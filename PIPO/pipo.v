==> flow/design.v <==
module pipo(load, data,type, clk,reset,data_out);
input [15:0] data;
input load, clk, reset;
input [1:0]type;
output reg [15:0] data_out;
reg [15:0] temp;
always @(posedge clk)
begin
    if(reset)
        data_out <= 0;
    else
        begin
            if(load)
            begin
                 temp <= data                                     ; 
                  case(type)
                     0 : data_out <=  temp <<  1                      ; 
                     1 : data_out <=  temp >>  1                      ; 
                     2 : data_out <=  temp <<< 1                      ; 
                     3 : data_out <= {temp[15], temp[14:0] >> 1} ; 
                  endcase 
            end
        end
end
endmodule
---- Reports on pipo ----
What the tools print for pipo, step after step.
Line numbers count from 1 in the design file above.
A cell with n/a has no value.
inputs
  design top .............................. pipo
  clock ................................... clk
  cell library ............................ sky130hd
  library corner .......................... tt_025C_1v80

---- After elaboration ----
Source: Yosys, flattened and elaborated, memories not mapped. Widths are those after wreduce. Registers that Yosys merges into a memory's read port (data or address) are not register bits. Print and check cells do not count. Equal cells are merged and count once.
word-level totals
  word-level cells ........................ 10
  bits in registers ....................... 32
  output and inout bits ................... 16
operators by class
  reduce/logical cells .................... 3
  bitwise gates (word level) .............. 1
  muxes and demuxes ....................... 1
  equality and inequality tests ........... 3
operators by type and width
  operator                                                          count
  16-bit case mux with 3-bit select                                 1
  2-bit == test (second input constant)                             2
  2-bit by 1-bit == test with 1-bit output (second input constant)  1
  2-bit zero test                                                   1
  2-bit AND reduction                                               1
  2-bit OR reduction                                                1
  1-bit NOT                                                         1

---- Logic depth ----
Yosys ltp: most cells in a row. Word level: on the elaborated netlist, between registers, memories and ports. Mapped: between sequential cells and ports; inverters and the memories' decode and read muxes count.
logic depth
  word-level depth ........................ 3
  ABC_AREA ................................ 0
  mapped depth ............................ 4
  depth with buffers taken out ............ 2

---- Mapped cells and area ----
Yosys stat after the flow's synthesis: flattened, memories mapped to cells. It holds for the ABC_AREA given above (unset counts as 0); a run with the other value may have another netlist.
synthesis totals
  mapped cells ............................ 91
  cell area after synthesis ............... 1208.7 µm²
  area of sequential cells ................ 800.8 µm²
  mapped flip-flops ....................... 32
  buffer cells ............................ 8
cells by type
  cell                       count
  sky130_fd_sc_hd__edfxtp_1  16
  sky130_fd_sc_hd__dfxtp_1   16
  sky130_fd_sc_hd__mux2i_1   13
  sky130_fd_sc_hd__a211oi_1  13
  sky130_fd_sc_hd__nor2_1    15
  sky130_fd_sc_hd__buf_12    1
  sky130_fd_sc_hd__nand2b_1  3
  sky130_fd_sc_hd__a311oi_1  2
  sky130_fd_sc_hd__buf_2     3
  sky130_fd_sc_hd__buf_6     1
  sky130_fd_sc_hd__nand3_1   2
  sky130_fd_sc_hd__clkbuf_1  2
  sky130_fd_sc_hd__nand3b_1  1
  sky130_fd_sc_hd__nor2b_1   1
  sky130_fd_sc_hd__a21oi_1   1
  sky130_fd_sc_hd__clkbuf_2  1

---- Worst setup path after synthesis ----
Path of least setup slack by OpenSTA after synthesis, without wires, with an ideal clock, recovery checks aside; 20% of the period is set as input and as output delay. Where synthesis merged equal registers, the netlist keeps one of their names.
path post-synthesis
  path type ............................... input -> register
  start ................................... input load
  end ..................................... register temp[0]
  library setup time ...................... 0.390 ns
  delay of the path ....................... 1.481 ns
  stages .................................. 3
  path slack .............................. 0.287 ns
  arrival time ............................ 1.533 ns
  period .................................. 2.21 ns
  buffers on the path ..................... 2
  synthesis period reached ................ 1.923 ns
"delay of the path" = arrival - input delay + setup time.
"stages": output pins that drive a net of the path, with the launching flip-flop's if there is one; two outputs of one cell count as two.
"synthesis period reached" = period - worst setup slack (recovery checks aside). The figure is calculated, with input and output delays left at 20% of the set period.
The rows between start and end are the longest chain of elaborated cells between them; the timing report does not say that the signal goes this way. Where chains are equally long, one stands for them.
A line is the first line of the expression or statement that the cell stems from. Yosys adds cells for indexed reads and writes and turns some case tables into memories.
between the ends, post-synthesis
  cells stage by stage .................... sky130_fd_sc_hd__clkbuf_2 -> sky130_fd_sc_hd__buf_2 -> sky130_fd_sc_hd__nor2b_1
  cells in the longest elaborated chain ... 1
  elaborated cells on any way between the ends .. 1
  classes of those cells .................. reduce/logical (1)
RTL lines, path post-synthesis
  item                 RTL line  source
  start: declaration   3         input load, clk, reset;
  2-bit AND reduction  n/a
  end: assignment      15        temp <= data                                     ;
  end: declaration     6         reg [15:0] temp;

---- Path in the finished layout ----
Path of least setup slack in the final report of entry A (OpenROAD, finished layout, wires in). Where an end is a register, its clock arrival counts in the times.
path after layout
  path type ............................... register -> output
  start ................................... register data_out[8]
  end ..................................... output data_out[8]
  path slack .............................. 0.15 ns
  arrival time ............................ 1.24 ns
  buffers on the path ..................... 1
  output delay ............................ 0.35 ns
  period .................................. 1.74 ns
  stages .................................. 2
At most two assigning lines are given for a register; there are more.
between the ends, after layout
  cells stage by stage .................... sky130_fd_sc_hd__dfxtp_1 -> sky130_fd_sc_hd__clkdlybuf4s50_1
  cells in the longest elaborated chain ... 0
  elaborated cells on any way between the ends .. 0
RTL lines, path after layout
  item                RTL line  source
  start: declaration  5         output reg [15:0] data_out;
  start: assignment   17        0 : data_out <=  temp <<  1                      ;
  start: assignment   18        1 : data_out <=  temp >>  1                      ;
  end: declaration    5

--- measured runs ---
2 stored runs of pipo in the flow (synthesis by Yosys, layout by OpenROAD, sky130hd cells), in arbitrary order. Constraints: input delay and output delay 20% of the set period each, output load 0.01 pF.
"achieved clock period (ns)" = clock period - worst setup slack. The figure is calculated, with input and output delays left at 20% of the set period.
By "worst setup path time (ns)" is meant the share of the clock period that the worst setup path is allowed (20% is reserved at inputs, 20% at outputs), minus its slack. Clock arrival times at its registers enter into it.
"finish__power__total": no workload was simulated; the value follows from the tool's default switching activity.

Flow files of entry A
==> flow/run.sh <==
#!/bin/bash
# the make line also repeats the synthesis and layout settings of config.mk as NAME=value (left out here)
make -C /OpenROAD-flow-scripts/flow DESIGN_CONFIG=/design/flow/config.mk WORK_HOME=/design/flow/orfs CLKGATE_MAP_FILE= finish
==> flow/config.mk <==
export PLATFORM = sky130hd
export DESIGN_NAME = pipo
export DESIGN_NICKNAME = pipo
export VERILOG_FILES = /design/flow/design.v
export SDC_FILE = /design/flow/constraint.sdc
export NUM_CORES = 4
export LEC_CHECK = 0
export CAP_MARGIN = 20
export CELL_PAD_IN_SITES_DETAIL_PLACEMENT = 0
export CORE_MARGIN = 2
export CORE_UTILIZATION = 34
export CTS_CLUSTER_DIAMETER = 41
export GPL_TIMING_DRIVEN = 0
export PLACE_DENSITY_LB_ADDON = 0.28
export SLEW_MARGIN = 30
==> flow/constraint.sdc <==
create_clock -name core_clock -period 1.74 [get_ports {clk}]
set_input_delay 0.3480 -clock core_clock [delete_from_list [all_inputs] [get_ports {clk}]]
set_output_delay 0.3480 -clock core_clock [all_outputs]
set_load 0.01 [all_outputs]

report of entry A
yosys chip area after synthesis (um^2): 1208.7
finish__design__die__area: 4047.5
finish__design__instance__area__stdcell: 1660.3
finish__design__instance__utilization: 0.4937
finish__timing__setup__ws: 0.154
finish__timing__setup__tns: 0.000
finish__timing__hold__ws: 0.322
finish__power__total: 1.525e-03
achieved clock period (ns): 1.586
worst setup path time (ns): 1.24
worst setup path kind: register -> output

Flow files of entry B
==> flow/run.sh <==
#!/bin/bash
# the make line also repeats the synthesis and layout settings of config.mk as NAME=value (left out here)
make -C /OpenROAD-flow-scripts/flow DESIGN_CONFIG=/design/flow/config.mk WORK_HOME=/design/flow/orfs CLKGATE_MAP_FILE= finish
==> flow/config.mk <==
export PLATFORM = sky130hd
export DESIGN_NAME = pipo
export DESIGN_NICKNAME = pipo
export VERILOG_FILES = /design/flow/design.v
export SDC_FILE = /design/flow/constraint.sdc
export NUM_CORES = 4
export LEC_CHECK = 0
export CAP_MARGIN = 30
export CORE_ASPECT_RATIO = 0.55
export CORE_MARGIN = 3
export CORE_UTILIZATION = 52
export CTS_CLUSTER_SIZE = 22
export GPL_TIMING_DRIVEN = 0
export PLACE_DENSITY_LB_ADDON = 0.02
export SETUP_SLACK_MARGIN = 0.03
export SLEW_MARGIN = 30
export TNS_END_PERCENT = 40
==> flow/constraint.sdc <==
create_clock -name core_clock -period 1.77 [get_ports {clk}]
set_input_delay 0.3540 -clock core_clock [delete_from_list [all_inputs] [get_ports {clk}]]
set_output_delay 0.3540 -clock core_clock [all_outputs]
set_load 0.01 [all_outputs]

report of entry B
yosys chip area after synthesis (um^2): 1208.7
finish__design__die__area: 2965.0
finish__design__instance__area__stdcell: 1659.1
finish__design__instance__utilization: 0.7893
finish__timing__setup__ws: 0.242
finish__timing__setup__tns: 0.000
finish__timing__hold__ws: 0.389
finish__power__total: 1.593e-03
achieved clock period (ns): 1.528
worst setup path time (ns): 1.17
worst setup path kind: register -> output
--- end ---
